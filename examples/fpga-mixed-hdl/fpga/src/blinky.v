==> flow/design.v <==
module blinky (
    input wire clk,
    input wire rst_n,
    output reg [5:0] led
);
    reg [25:0] counter;
    reg [5:0] pattern;
    always @(posedge clk or negedge rst_n) begin
        if (!rst_n) begin
            counter <= 26'd0;
            pattern <= 6'b000001;
            led <= 6'b000000;
        end else begin
            counter <= counter + 1'b1;
            if (counter[24:0] == 25'd0) begin
                pattern <= {pattern[4:0], pattern[5]};
                led <= pattern;
            end
        end
    end
endmodule
* Reports on blinky
The steps from the RTL of blinky to its reports follow in flow order.
Line numbers count from 1 in the design file above.
Library cell names are shortened.
The mark n/a stands for no value.
- Design top :: blinky
- Clock port :: clk
- Standard-cell library :: sky130hd
- Timing corner :: tt_025C_1v80

* After elaboration
Counts by Yosys on the flattened word-level netlist (proc, flatten, opt, wreduce; memories kept). Register bits leave out memories and registers merged into their read ports (data or address); mux counts leave out enables and synchronous resets folded into registers. Print and check cells are left out. Cells with the same type and inputs are merged into one.
- Add/subtract/negate cells :: 1
- $mul :: 0
- Divide/modulo/power cells :: 0
- Order comparisons :: 0
- Equality and inequality tests :: 0
- Shifts and indexed selects :: 0
- Muxes and demuxes :: 0
- Bitwise logic cells :: 0
- Reductions and logical operators :: 1
** Operator list (count)
- 26-bit by 1-bit adder with 26-bit output with constant B :: 1
- 25-bit logical NOT :: 1
- Register bits :: 38
- Latch bits :: 0
- RAM bits :: 0
- ROM bits :: 0
- Clocked read ports x word width :: 0
- Memories :: 0
- Input port bits :: 2
- Output and inout bits :: 6
- Word-level cells :: 5

* Longest topological paths
Yosys ltp: most cells in a row. Word level: on the elaborated netlist, between registers, memories and ports. Mapped: between sequential cells and ports; inverters and the memories' decode and read muxes count.
- Depth after elaboration :: 1
- ABC_AREA :: 0
- Depth in mapped cells :: 6

* Mapped cells and area
Source: synth_stat.txt of the flow (Yosys; design flattened, memories mapped). It holds for the ABC_AREA given above (unset counts as 0); a run with the other value may have another netlist.
** Cell types (count)
- dfrtp_1 :: 31
- xnor2_1 :: 18
- mux2_2 :: 7
- nand3_1 :: 10
- nand4_1 :: 7
- xor2_1 :: 5
- buf_4 :: 5
- nor4_1 :: 6
- nand2_1 :: 8
- dfstp_2 :: 1
- ha_1 :: 2
- nand4_4 :: 1
- nor3_2 :: 2
- and3_1 :: 3
- inv_1 :: 5
- nor2_1 :: 5
- nor4b_2 :: 1
- nor4_2 :: 1
Not listed: further types 4, cells in them 4.
- Mapped cells :: 122
- Chip area (Yosys) :: 1463.9 um^2
- Sequential area :: 802.0 um^2
- Flip-flop cells :: 32
- Buffers :: 5

* Path before layout
OpenSTA on the mapped netlist: ideal clock, no wires. The path of least setup slack (recovery checks aside). Input and output delay are each 20% of the period. Register names are those of the netlist, which keeps one name where synthesis merged equal registers.
- Kind :: register to register
- Start :: reg counter[0]
- End :: reg led[0]
- Clock period :: 1960 ps
- Setup time :: 125 ps
- Arrival time :: 1428 ps
- Slack :: 408 ps
- Delay of the path :: 1553 ps
- Stages on the path :: 7
- Synthesis period reached :: 1552 ps
"delay of the path" is the arrival time less input delay plus setup time.
"stages on the path": output pins that drive a net of the path, with the launching flip-flop's if there is one; two outputs of one cell count as two.
"synthesis period reached" is the clock period less the worst setup slack; recovery checks do not enter. This is arithmetic on one report: input and output delays are still those of the set period (20% each).
The rows between start and end are the longest chain of elaborated cells between them; the timing report does not say that the signal goes this way. Where chains are equally long, one stands for them.
Each line given opens the expression or statement behind the cell; cells for indexed reads and writes are added by Yosys, which also makes memories of some case tables.
- Path through :: dfrtp_1 inv_1 ha_1 nor4b_2 nand4_1 nor2_4 mux2_2
- Length of the longest elaborated chain :: 1
- Elaborated cells on any way between the ends :: 1
- Source lines of those cells :: 1
- Classes of those cells :: 1 x reduce/logical
** RTL lines, path post-synthesis
- start, declared :: RTL line 6 : reg [25:0] counter;
- start, assigned :: RTL line 10 : counter <= 26'd0;
- start, assigned :: RTL line 14 : counter <= counter + 1'b1;
- 25-bit logical NOT :: RTL line 15 : if (counter[24:0] == 25'd0) begin
- end, assigned :: RTL line 12 : led <= 6'b000000;
- end, assigned :: RTL line 17 : led <= pattern;
- end, declared :: RTL line 4 : output reg [5:0] led

Design blinky on sky130hd. What follows are 2 stored runs of the flow, each under its own settings; their order means nothing. The constraints put input and output delay at 20% of the set period each and load the outputs with 0.01 pF.

* Flow run A
** Files
==> flow/run.sh <==
#!/bin/bash
# the make line also repeats the synthesis and layout settings of config.mk as NAME=value (left out here)
make -C /OpenROAD-flow-scripts/flow DESIGN_CONFIG=/design/flow/config.mk WORK_HOME=/design/flow/orfs CLKGATE_MAP_FILE= finish
==> flow/config.mk <==
export PLATFORM = sky130hd
export DESIGN_NAME = blinky
export DESIGN_NICKNAME = blinky
export VERILOG_FILES = /design/flow/design.v
export SDC_FILE = /design/flow/constraint.sdc
export NUM_CORES = 4
export LEC_CHECK = 0
export CAP_MARGIN = 0
export CORE_ASPECT_RATIO = 0.71
export CORE_MARGIN = 2
export CORE_UTILIZATION = 72
export GPL_TIMING_DRIVEN = 1
export PLACE_DENSITY_LB_ADDON = 0.04
export SETUP_SLACK_MARGIN = -0.12
export SLEW_MARGIN = 0
export TNS_END_PERCENT = 60
==> flow/constraint.sdc <==
create_clock -name core_clock -period 1.46 [get_ports {clk}]
set_input_delay 0.2920 -clock core_clock [delete_from_list [all_inputs] [get_ports {clk}]]
set_output_delay 0.2920 -clock core_clock [all_outputs]
set_load 0.01 [all_outputs]
** Results
No results, clock tree synthesis failed with DPL-0038.

* Flow run B
** Files
==> flow/run.sh <==
#!/bin/bash
# the make line also repeats the synthesis and layout settings of config.mk as NAME=value (left out here)
make -C /OpenROAD-flow-scripts/flow DESIGN_CONFIG=/design/flow/config.mk WORK_HOME=/design/flow/orfs CLKGATE_MAP_FILE= finish
==> flow/config.mk <==
export PLATFORM = sky130hd
export DESIGN_NAME = blinky
export DESIGN_NICKNAME = blinky
export VERILOG_FILES = /design/flow/design.v
export SDC_FILE = /design/flow/constraint.sdc
export NUM_CORES = 4
export LEC_CHECK = 0
export CAP_MARGIN = 5
export CORE_ASPECT_RATIO = 0.9
export CORE_MARGIN = 2
export CORE_UTILIZATION = 71
export CTS_CLUSTER_DIAMETER = 400
export CTS_CLUSTER_SIZE = 67
export GPL_TIMING_DRIVEN = 1
export PLACE_DENSITY_LB_ADDON = 0.09
export SETUP_SLACK_MARGIN = 0.26
export SLEW_MARGIN = 25
export TNS_END_PERCENT = 65
==> flow/constraint.sdc <==
create_clock -name core_clock -period 1.29 [get_ports {clk}]
set_input_delay 0.2580 -clock core_clock [delete_from_list [all_inputs] [get_ports {clk}]]
set_output_delay 0.2580 -clock core_clock [all_outputs]
set_load 0.01 [all_outputs]
** Results
No results, clock tree synthesis failed with DPL-0038.
