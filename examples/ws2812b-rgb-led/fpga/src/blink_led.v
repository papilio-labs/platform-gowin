==> flow/design.v <==
module blink_led(
    input  wire clk,           
    input  wire rst_n,         
    output wire led_out        
);
    ws2812b ws2812b_inst (
        .clk(clk),            
        .rst_n(rst_n),        
        .dout(led_out)        
    );
endmodule
module ws2812b(
    input wire clk,            
    input wire rst_n,          
    output reg dout            
);
    parameter T0H = 9;        
    parameter T0L = 22;       
    parameter T1H = 19;       
    parameter T1L = 16;       
    parameter RES = 1350;     
    parameter [23:0] GREEN_COLOR  = 24'h050000;  
    parameter [23:0] PURPLE_COLOR = 24'h000505;  
    reg [1:0] state;
    localparam IDLE  = 2'b00;
    localparam SEND  = 2'b01;
    localparam RESET = 2'b10;
    reg [9:0] bit_counter;     
    reg [9:0] cycle_counter;   
    reg [23:0] led_data;       
    always @(posedge clk or negedge rst_n) begin
        if (!rst_n) begin
            state <= IDLE;
            dout <= 0;
            bit_counter <= 0;
            cycle_counter <= 0;
            led_data <= GREEN_COLOR;
        end else begin
            case (state)
                IDLE: begin
                    dout <= 0;
                    bit_counter <= 23;   
                    cycle_counter <= 0;
                    state <= SEND;
                end
                SEND: begin
                    if (cycle_counter == 0) begin
                        dout <= 1;   
                    end else if (led_data[bit_counter] == 1'b1 && cycle_counter == T1H) begin
                        dout <= 0;   
                    end else if (led_data[bit_counter] == 1'b0 && cycle_counter == T0H) begin
                        dout <= 0;   
                    end
                    if ((led_data[bit_counter] == 1'b1 && cycle_counter == (T1H + T1L - 1)) ||
                        (led_data[bit_counter] == 1'b0 && cycle_counter == (T0H + T0L - 1))) begin
                        cycle_counter <= 0;
                        if (bit_counter == 0) begin
                            state <= RESET;
                        end else begin
                            bit_counter <= bit_counter - 1;
                        end
                    end else begin
                        cycle_counter <= cycle_counter + 1;
                    end
                end
                RESET: begin
                    dout <= 0;
                    if (cycle_counter == RES - 1) begin
                        state <= IDLE;
                        cycle_counter <= 0;
                    end else begin
                        cycle_counter <= cycle_counter + 1;
                    end
                end
                default: state <= IDLE;
            endcase
        end
    end
endmodule
== Reports on blink_led ==
The steps from the RTL of blink_led to its reports follow in flow order.
Line numbers count from 1 in the design file above.
Operators: Yosys type, input widths -> output width; for muxes data width and select width s.
Cell names lack the library's common part.
Not given: --

* Design top: blink_led
* Clock port: clk
* Cell library: sky130hd
* Timing corner: tt_025C_1v80

== Word-level counts ==
Counts by Yosys on the flattened word-level netlist (proc, flatten, opt, wreduce; memories kept). Register bits leave out memories and registers merged into their read ports (data or address). Print and check cells are left out. Cells with the same type and inputs are merged into one.

* Add/sub/neg operators: 2
* Bitwise gates (word level): 2
* Eq/ne operators: 10
* Shift-type cells: 1
* Reductions and logical operators: 15
* Mux-type cells: 12

{| class="wikitable"
|+ Operators with widths
! operator !! count
|-
| $pmux 10 s3 || 1
|-
| $mux 10 || 3
|-
| $shiftx 24x10->1 const A || 1
|-
| $eq 10x5->1 const B || 2
|-
| $logic_not 10->1 || 2
|-
| $pmux 10 s2 || 1
|-
| $add 10x1->10 const B || 1
|-
| $sub 10x1->10 const B || 1
|-
| $eq 10x4->1 const B || 1
|-
| $eq 10x6->1 const B || 1
|-
| $reduce_and 3->1 || 2
|-
| $pmux 2 s3 || 1
|-
| $logic_and 1x1->1 || 4
|-
| $ne 2x1->1 const B || 2
|-
| $reduce_bool 2->1 || 2
|-
| $ne 4x1->1 const B || 1
|-
| $mux 2 || 2
|-
| $reduce_bool 3->1 || 1
|-
| $mux 1 || 3
|-
| $not 1->1 || 2
|-
| $eq 2x1->1 const B || 1
|-
| $eq 2x2->1 const B || 1
|-
| $ne 2x2->1 const B || 1
|-
| $logic_not 2->1 || 1
|-
| $reduce_and 2->1 || 1
|-
| $reduce_or 2->1 || 1
|-
| $pmux 1 s2 || 1
|-
| $logic_or 1x1->1 || 1
|}

* Bits in registers: 23
* Input bits: 2
* Cells after elaboration: 46

== Longest topological paths ==
Yosys ltp: most cells in a row. Word level: on the elaborated netlist, between registers, memories and ports. Mapped: between sequential cells and ports; inverters and the memories' decode and read muxes count.

* Word-level depth: 7
* ABC_AREA: 0
* Depth in mapped cells: 8

== After synthesis ==
Yosys stat after the flow's synthesis: flattened, memories mapped to cells. It holds for the ABC_AREA given above (unset counts as 0); a run with the other value may have another netlist.
Totals and module areas in this step are rounded.

* Mapped cells: 173
* Mapped flip-flops: 24
* Mapped area: 0.0015 mm^2
* Buffers: 8

{| class="wikitable"
|+ Cells by type
! cell !! count
|-
| dfrtp_1 || 23
|-
| ha_1 || 7
|-
| nor2_1 || 19
|-
| nand2_1 || 16
|-
| or4_1 || 7
|-
| nand3_1 || 10
|-
| xnor2_1 || 5
|-
| nor3_1 || 8
|-
| o211ai_1 || 5
|-
| o311ai_0 || 4
|-
| inv_1 || 9
|-
| a21o_1 || 4
|-
| o41ai_4 || 1
|-
| dfstp_2 || 1
|-
| nand4b_1 || 3
|-
| xor2_1 || 3
|-
| a21oi_1 || 5
|-
| o21ai_0 || 5
|}

Other cell types: 25; their cells: 38.
The figures by module come from a second, unflattened synthesis with its own total; it is not the netlist above.

* Cells (unflattened synthesis): 154
* Area total of the unflattened synthesis: 0.0014 mm^2

Rows give one instance, submodules left out.

{| class="wikitable"
|+ Modules
! module !! cells !! area (mm^2) !! instances
|-
| ws2812b || 154 || 0.0014 || 1
|-
| blink_led || 0 || 0 || 1
|}

== Worst setup path after synthesis ==
OpenSTA on the mapped netlist: ideal clock, no wires. The path of least setup slack (recovery checks aside). Input and output delay are each 20% of the period. Register names are those of the netlist, which keeps one name where synthesis merged equal registers.

* Path kind: register -> register
* Start point: register ws2812b_inst.cycle_counter[0]
* End point: register ws2812b_inst.bit_counter[8]
* Buffers on the path: 1
* Required time: 3104 ps
* Slack: 973 ps
* Path delay: 2247 ps
* Driving pins on the path: 9
* Library setup time: 116 ps
* Time at the first pin: 0 ps
* Period: 3220 ps
* Arrival time: 2131 ps
* Period reached after synthesis: 2247 ps

"path delay" is the arrival time less input delay plus setup time.
"driving pins on the path": output pins that drive a net of the path, with the launching flip-flop's if there is one; two outputs of one cell count as two.
"period reached after synthesis" is the clock period less the worst setup slack; recovery checks do not enter. This is arithmetic on one report: input and output delays are still those of the set period (20% each).
The rows between start and end are the longest chain of elaborated cells between them; the timing report does not say that the signal goes this way. Where chains are equally long, one stands for them.
Each line given opens the expression or statement behind the cell; cells for indexed reads and writes are added by Yosys, which also makes memories of some case tables.
At most two assigning lines are given for a register; there are more.

* Cells stage by stage: dfrtp_1 > inv_1 > ha_1 > or3b_2 > buf_2 > a211oi_1 > nand4_1 > or4_1 > o311ai_0
* Cells in the longest elaborated chain: 5
* Elaborated cells on any way between the ends: 9
* Source lines of those cells: 3

{| class="wikitable"
|+ RTL lines, path post-synthesis
! element !! line !! RTL
|-
| start: declaration || 29 || <nowiki>reg [9:0] cycle_counter;</nowiki>
|-
| start: assignment || 63 || <nowiki>cycle_counter <= cycle_counter + 1;</nowiki>
|-
| start: assignment || 72 || <nowiki>cycle_counter <= cycle_counter + 1;</nowiki>
|-
| $eq 10x6->1 || 54 || <nowiki>if ((led_data[bit_counter] == 1'b1 && cycle_counter == (T1H + T1L - 1)) ||</nowiki>
|-
| $logic_and 1x1->1 || 54 ||
|-
| $logic_or 1x1->1 || 54 ||
|-
| $mux 10 || 54 ||
|-
| $pmux 10 s2 || 39 || <nowiki>case (state)</nowiki>
|-
| end: assignment || 42 || <nowiki>bit_counter <= 23;</nowiki>
|-
| end: assignment || 60 || <nowiki>bit_counter <= bit_counter - 1;</nowiki>
|-
| end: declaration || 28 || <nowiki>reg [9:0] bit_counter;</nowiki>
|}

blink_led through Yosys and OpenROAD on sky130hd: 2 stored runs, unordered, with their settings. The constraints put input and output delay at 20% of the set period each and load the outputs with 0.01 pF.

=== Job 1 ===
{| class="wikitable"
! Setting !! Value
|-
| period_ns || 2.02
|-
| CORE_UTILIZATION || 47
|-
| SETUP_SLACK_MARGIN || 0.58
|-
| PLACE_DENSITY || 0.62
|-
| CORE_ASPECT_RATIO || 0.61
|-
| CORE_MARGIN || 3
|-
| CELL_PAD_IN_SITES_GLOBAL_PLACEMENT || 2
|-
| CELL_PAD_IN_SITES_DETAIL_PLACEMENT || 1
|-
| GPL_TIMING_DRIVEN || 1
|-
| CAP_MARGIN || 20
|-
| SLEW_MARGIN || 20
|}
Stopped before the end: routing reported DPL-0033.

=== Job 2 ===
{| class="wikitable"
! Setting !! Value
|-
| period_ns || 2.07
|-
| CORE_UTILIZATION || 50
|-
| SETUP_SLACK_MARGIN || -0.04
|-
| PLACE_DENSITY_LB_ADDON || 0.11
|-
| HOLD_SLACK_MARGIN || 0.28
|-
| CELL_PAD_IN_SITES_GLOBAL_PLACEMENT || 3
|-
| ABC_AREA || 0
|-
| GPL_ROUTABILITY_DRIVEN || 1
|-
| CTS_CLUSTER_SIZE || 76
|-
| MIN_ROUTING_LAYER || met1
|-
| CAP_MARGIN || 20
|-
| CORE_MARGIN || 2
|-
| SLEW_MARGIN || 20
|}
Stopped before the end: placement reported FLW-0024.
